==> flow/design.v <==
module Decoder_4_to_16
	(
	 input reg [3:0] select_bits,
	 input reg enable_bit,
	 output reg [15:0] out
	);
	always @*
		case({enable_bit, select_bits})
			5'b00000, 5'b00001, 5'b00010, 5'b00011, 5'b00100, 5'b00101, 5'b00110,
				5'b00111, 5'b01000, 5'b01001, 5'b01010, 5'b01011, 5'b01100,
				5'b01101, 5'b01110, 5'b01111: out = 16'h0000;
			5'b10000: out = 16'h0001;
			5'b10001: out = 16'h0002;
			5'b10010: out = 16'h0004;
			5'b10011: out = 16'h0008;
			5'b10100: out = 16'h0010;
			5'b10101: out = 16'h0020;
			5'b10110: out = 16'h0040;
			5'b10111: out = 16'h0080;
			5'b11000: out = 16'h0100;
			5'b11001: out = 16'h0200;
			5'b11010: out = 16'h0400;
			5'b11011: out = 16'h0800;
			5'b11100: out = 16'h1000;
			5'b11101: out = 16'h2000;
			5'b11110: out = 16'h4000;
			5'b11111: out = 16'h8000;
		endcase
endmodule
module Mux_16(
	input reg [15:0] i1,
	input reg [15:0] i2,
	input reg [15:0] i3,
	input reg [15:0] i4,
	input reg [15:0] i5,
	input reg [15:0] i6,
	input reg [15:0] i7,
	input reg [15:0] i8,
	input reg [15:0] i9,
	input reg [15:0] i10,
	input reg [15:0] i11,
	input reg [15:0] i12,
	input reg [15:0] i13,
	input reg [15:0] i14,
	input reg [15:0] i15,
	input reg [15:0] i16,
	input reg [3:0] selector,
	output reg [15:0] o
	);
	always @* 
		case ({selector})
			4'h0: o = i1;
			4'h1: o = i2;
			4'h2: o = i3;
			4'h3: o = i4;
			4'h4: o = i5;
			4'h5: o = i6;
			4'h6: o = i7;
			4'h7: o = i8;
			4'h8: o = i9;
			4'h9: o = i10;
			4'ha: o = i11;
			4'hb: o = i12;
			4'hc: o = i13;
			4'hd: o = i14;
			4'he: o = i15;
			4'hf: o = i16;
		endcase
endmodule
module Register_File
	(
	 input reg [15:0] data_to_write,
	 input reg regWrite,
	 input reg [3:0] register_to_write,
	 input reg [3:0] output_a_selector,
	 input reg [3:0] output_b_selector,
	 output reg [15:0] output_a,
	 output reg [15:0] output_b,
	 input Clock
	);
	reg [15:0] reg1, reg2, reg3, reg4, reg5, reg6, reg7, reg8, reg9, reg10, reg11,
			   reg12, reg13, reg14, reg15, reg16;
	wire [15:0] decoded_value;
	integer i;
	Decoder_4_to_16 decoder(register_to_write, 1'b1, decoded_value);
	initial begin
		reg1 <= 0;
		reg2 <= 0;
		reg3 <= 0;
		reg4 <= 0;
		reg5 <= 0;
		reg6 <= 0;
		reg7 <= 0;
		reg8 <= 0;
		reg9 <= 0;
		reg10 <= 0;
		reg11 <= 0;
		reg12 <= 0;
		reg13 <= 0;
		reg14 <= 0;
		reg15 <= 0;
		reg16 <= 0;
	end
	always @(posedge Clock) begin
		if(decoded_value[0] & regWrite)
			reg1 <= data_to_write;
		else if(decoded_value[1] & regWrite)
			reg2 <= data_to_write;
		else if(decoded_value[2] & regWrite)
			reg3 <= data_to_write;
		else if(decoded_value[3] & regWrite)
			reg4 <= data_to_write;
		else if(decoded_value[4] & regWrite)
			reg5 <= data_to_write;
		else if(decoded_value[5] & regWrite)
			reg6 <= data_to_write;
		else if(decoded_value[6] & regWrite)
			reg7 <= data_to_write;
		else if(decoded_value[7] & regWrite)
			reg8 <= data_to_write;
		else if(decoded_value[8] & regWrite)
			reg9 <= data_to_write;
		else if(decoded_value[9] & regWrite)
			reg10 <= data_to_write;
		else if(decoded_value[10] & regWrite)
			reg11 <= data_to_write;
		else if(decoded_value[11] & regWrite)
			reg12 <= data_to_write;
		else if(decoded_value[12] & regWrite)
			reg13 <= data_to_write;
		else if(decoded_value[13] & regWrite)
			reg14 <= data_to_write;
		else if(decoded_value[14] & regWrite)
			reg15 <= data_to_write;
		else if(decoded_value[15] & regWrite)
			reg16 <= data_to_write;
	end
	wire [15:0] a, b;
	Mux_16 a_mux(reg1, reg2, reg3, reg4, reg5, reg6, reg7, reg8, reg9, reg10, reg11,
			   reg12, reg13, reg14, reg15, reg16, output_a_selector, a);
	Mux_16 b_mux(reg1, reg2, reg3, reg4, reg5, reg6, reg7, reg8, reg9, reg10, reg11,
			   reg12, reg13, reg14, reg15, reg16, output_b_selector, b);
	always @* begin
		output_a <= a;
		output_b <= b;
	end
endmodule
Tool chain data of Register_File. Tool output for the design above, in the order of the flow. Line numbers count from 1 in the design file above. Cell names lack the library's common part. Not given: n/a

Design top: Register_File. Clock input: Clock. Library: sky130hd. Corner: tt_025C_1v80.

Word-level counts. Counts by Yosys on the flattened word-level netlist (proc, flatten, opt, wreduce; memories kept). Register bits leave out memories and registers merged into their read ports (data or address); mux counts leave out enables and synchronous resets folded into registers. Print and check cells are left out. Cells with the same type and inputs are merged into one. Yosys's memory passes give these memory sizes; they may raise the number of words (mostly to a power of two), join words into wider ones and drop unused or constant bits.

For reduce/logical cells the number is 17. For bitwise gates (word level) the number is 31. The figure for eq/ne operators is 30. The entry for multiplexer cells reads 2.

Operator list (count): 16-bit parallel mux with 16-bit select (2); 4-bit == test (second input constant) (16); 4-bit by 3-bit == test with 1-bit output (second input constant) (8); 1-bit bitwise AND (16); 16-bit AND reduction (1); 4-bit by 2-bit == test with 1-bit output (second input constant) (4); 1-bit inverter (15); 15-bit AND reduction (1); 14-bit AND reduction (1); 13-bit AND reduction (1); 12-bit AND reduction (1); 11-bit AND reduction (1); 10-bit AND reduction (1); 9-bit AND reduction (1); 4-bit by 1-bit == test with 1-bit output (second input constant) (2); 4-bit zero test (2); 8-bit AND reduction (1); 7-bit AND reduction (1); 6-bit AND reduction (1); 5-bit AND reduction (1); 4-bit AND reduction (1); 3-bit AND reduction (1); 2-bit AND reduction (1).

The figure for input port bits is 30. For output and inout bits the number is 32. The figure for memory cells is 1. Elaborated cells: 97. Under register bits after elaboration stands 256. The figure for ROM bits is 512.

Memory list: (name not given) (words 32, width 16, rd ports 1, write ports 0, RTL line 8) `case({enable_bit, select_bits})`.

Longest topological paths. Longest topological path by Yosys (ltp), each cell counted once; first at word level (registers and memories cut), then after technology mapping (sequential cells cut; the memories' decode and read muxes count).

The figure for depth in word-level cells is 3. The entry for ABC_AREA reads 0. Mapped depth: 8. Depth with buffers taken out: 5.

Netlist. Yosys stat after the flow's synthesis: flattened, memories mapped to cells. It holds for the ABC_AREA given above (unset counts as 0); a run with the other value may have another netlist.

Cells by type: edfxtp_1 (count 256, total area 7.69E+03 sq um); a22oi_1 (count 119, total area 893.357 sq um); mux2i_1 (count 32, total area 320.307 sq um); nor2_1 (count 74, total area 277.766 sq um); o22ai_1 (count 34, total area 212.704 sq um); o2bb2ai_1 (count 24, total area 210.202 sq um); a21oi_1 (count 40, total area 200.192 sq um); buf_2 (count 36, total area 180.173 sq um); o32a_1 (count 15, total area 150.144 sq um); a221oi_1 (count 15, total area 131.376 sq um); clkbuf_1 (count 35, total area 131.376 sq um); nand2_1 (count 33, total area 123.869 sq um); o21ai_0 (count 24, total area 120.115 sq um); o221ai_1 (count 13, total area 113.859 sq um); nor2b_1 (count 17, total area 106.352 sq um); nand3_1 (count 21, total area 105.101 sq um); nor3_1 (count 21, total area 105.101 sq um); mux2_2 (count 9, total area 101.347 sq um).

Not listed: further types 37, cells in them 110.

The figure for mapped area is 11982.7 sq um. The figure for buffers is 78. Under sequential area stands 7687.4 sq um. The entry for flip-flop cells reads 256. The entry for cell count reads 928.

The figures by module come from a second, unflattened synthesis with its own total; it is not the netlist above.

Under cell total of the unflattened synthesis stands 968. Under area (unflattened synthesis) stands 12424.4 sq um.

Each row is one instance without its submodules.

Modules: Register_File (sequential area 7687.4 sq um, area 7935.1 sq um, cells 293, times used 1); Mux_16 (sequential area 0.0 sq um, area 2184.6 sq um, cells 326, times used 2); Decoder_4_to_16 (sequential area 0.0 sq um, area 120.1 sq um, cells 23, times used 1).

Path before layout. OpenSTA on the mapped netlist: ideal clock, no wires. The path of least setup slack (recovery checks aside). Input and output delay are each 20% of the period. Register names are those of the netlist, which keeps one name where synthesis merged equal registers.

Path type: input -> register. From: input register_to_write[2]. To: register reg1[0]. The figure for arrival time is 2.245 ns. The entry for launch time at the first pin reads 0.598 ns. The entry for required time reads 2.581 ns. The entry for setup slack reads 0.335 ns. The entry for stages on the path reads 2. Under path delay stands 2.056 ns. Under period stands 2.99 ns. The entry for period reached after synthesis reads 2.655 ns.

"path delay" is the arrival time less input delay plus setup time. "stages on the path" counts driving pins, that of a launching flip-flop among them; a cell with two outputs on the path counts twice. "period reached after synthesis" is the clock period less the worst setup slack; recovery checks do not enter. This is arithmetic on one report: input and output delays are still those of the set period (20% each). Between the ends stands the longest chain of elaborated cells between them, by number of cells; it is not shown to be the way that was timed. Of several equally long chains one is given. A line is the first line of the expression or statement that the cell stems from. Yosys adds cells for indexed reads and writes and turns some case tables into memories. The chain passes a memory read, where the word-level depth is cut; so it can be longer than that depth.

Path through: or3b_2 > nor3_1. The figure for length of the longest elaborated chain is 2. The figure for elaborated cells on any way between the ends is 2. Under RTL lines with such cells stands 2. Classes of those cells: 1 x logic; 1 x memory.

RTL lines, path after synthesis: start: declaration (RTL line 74) `input reg [3:0] register_to_write,`; memory 32 x 16 bit (RTL line 8) `case({enable_bit, select_bits})`; 1-bit bitwise AND (RTL line 105) `if(decoded_value[0] & regWrite)`; end: assignment (RTL line 106) `reg1 <= data_to_write;`; end: declaration (RTL line 81) `reg [15:0] reg1, reg2, reg3, reg4, reg5, reg6, reg7, reg8, reg9, reg10, reg11,`.

Timing after layout. From the final timing report of run 1: the path of least setup slack in the routed layout; clock arrival at registers is part of the times.

Path type: input -> output. From: input output_b_selector[0]. To: output output_b[15]. The entry for stages on the path reads 8. The entry for required time reads 2.98 ns. Under period stands 3.72 ns. The entry for setup slack reads -0.01 ns. The entry for launch time at the first pin reads 0.74 ns. The figure for arrival time is 2.98 ns.

Between the ends stands the longest chain of elaborated cells between them, by number of cells; it is not shown to be the way that was timed. Of several equally long chains one is given.

Path through: clkdlybuf4s50_1 > buf_12 > clkinv_1 > buf_4 > a221oi_2 > a21oi_1 > o32a_1 > clkdlybuf4s50_1. The figure for length of the longest elaborated chain is 2. The figure for elaborated cells on any way between the ends is 17. Under RTL lines with such cells stands 1. Classes of those cells: 15 x eq/ne; 1 x mux; 1 x reduce/logical.

RTL lines, path post-layout: start: declaration (RTL line 76) `input reg [3:0] output_b_selector,`; 4-bit == test (RTL line 51) `case ({selector})`; 16-bit parallel mux with 16-bit select (RTL line 51); end: declaration (RTL line 78) `output reg [15:0] output_b,`.

Hand-over note for Register_File

Settings and measured results of 2 stored flow runs for module Register_File (sky130hd), not sorted in any way. The constraints put input and output delay at 20% of the set period each and load the outputs with 0.01 pF.

Run 1 has these settings: period_ns 3.72; CORE_UTILIZATION 21; PLACE_DENSITY_LB_ADDON 0.2; HOLD_SLACK_MARGIN -0.09; CELL_PAD_IN_SITES_GLOBAL_PLACEMENT 3; TNS_END_PERCENT 20; GPL_ROUTABILITY_DRIVEN 1; CTS_CLUSTER_DIAMETER 367; SLEW_MARGIN 5; MAX_ROUTING_LAYER met4; CAP_MARGIN 20; CORE_MARGIN 2. The setup slack of the critical path is -0.005 ns. For the summed negative setup slack the run shows -0.005 ns. The die footprint stands at 58988.3 sq um. The utilization in the final report stands at 28.1 %. The measured standard-cell area after routing is 15846.4 sq um. The post-synthesis cell area comes to 11982.7 sq um. The measured worst hold slack is 1.149 ns.

Run 2 has these settings: period_ns 2.63; SETUP_SLACK_MARGIN 0.5; CAP_MARGIN 20; CORE_MARGIN 2; CORE_UTILIZATION 40; SLEW_MARGIN 20. The utilization in the final report stands at 59.2 %. The setup slack of the critical path is -0.038 ns. The measured worst hold slack is 0.913 ns. The die footprint stands at 31357.3 sq um. The measured standard-cell area after routing is 17491.8 sq um. The post-synthesis cell area comes to 11982.7 sq um. For the summed negative setup slack the run shows -0.038 ns.

End of note.
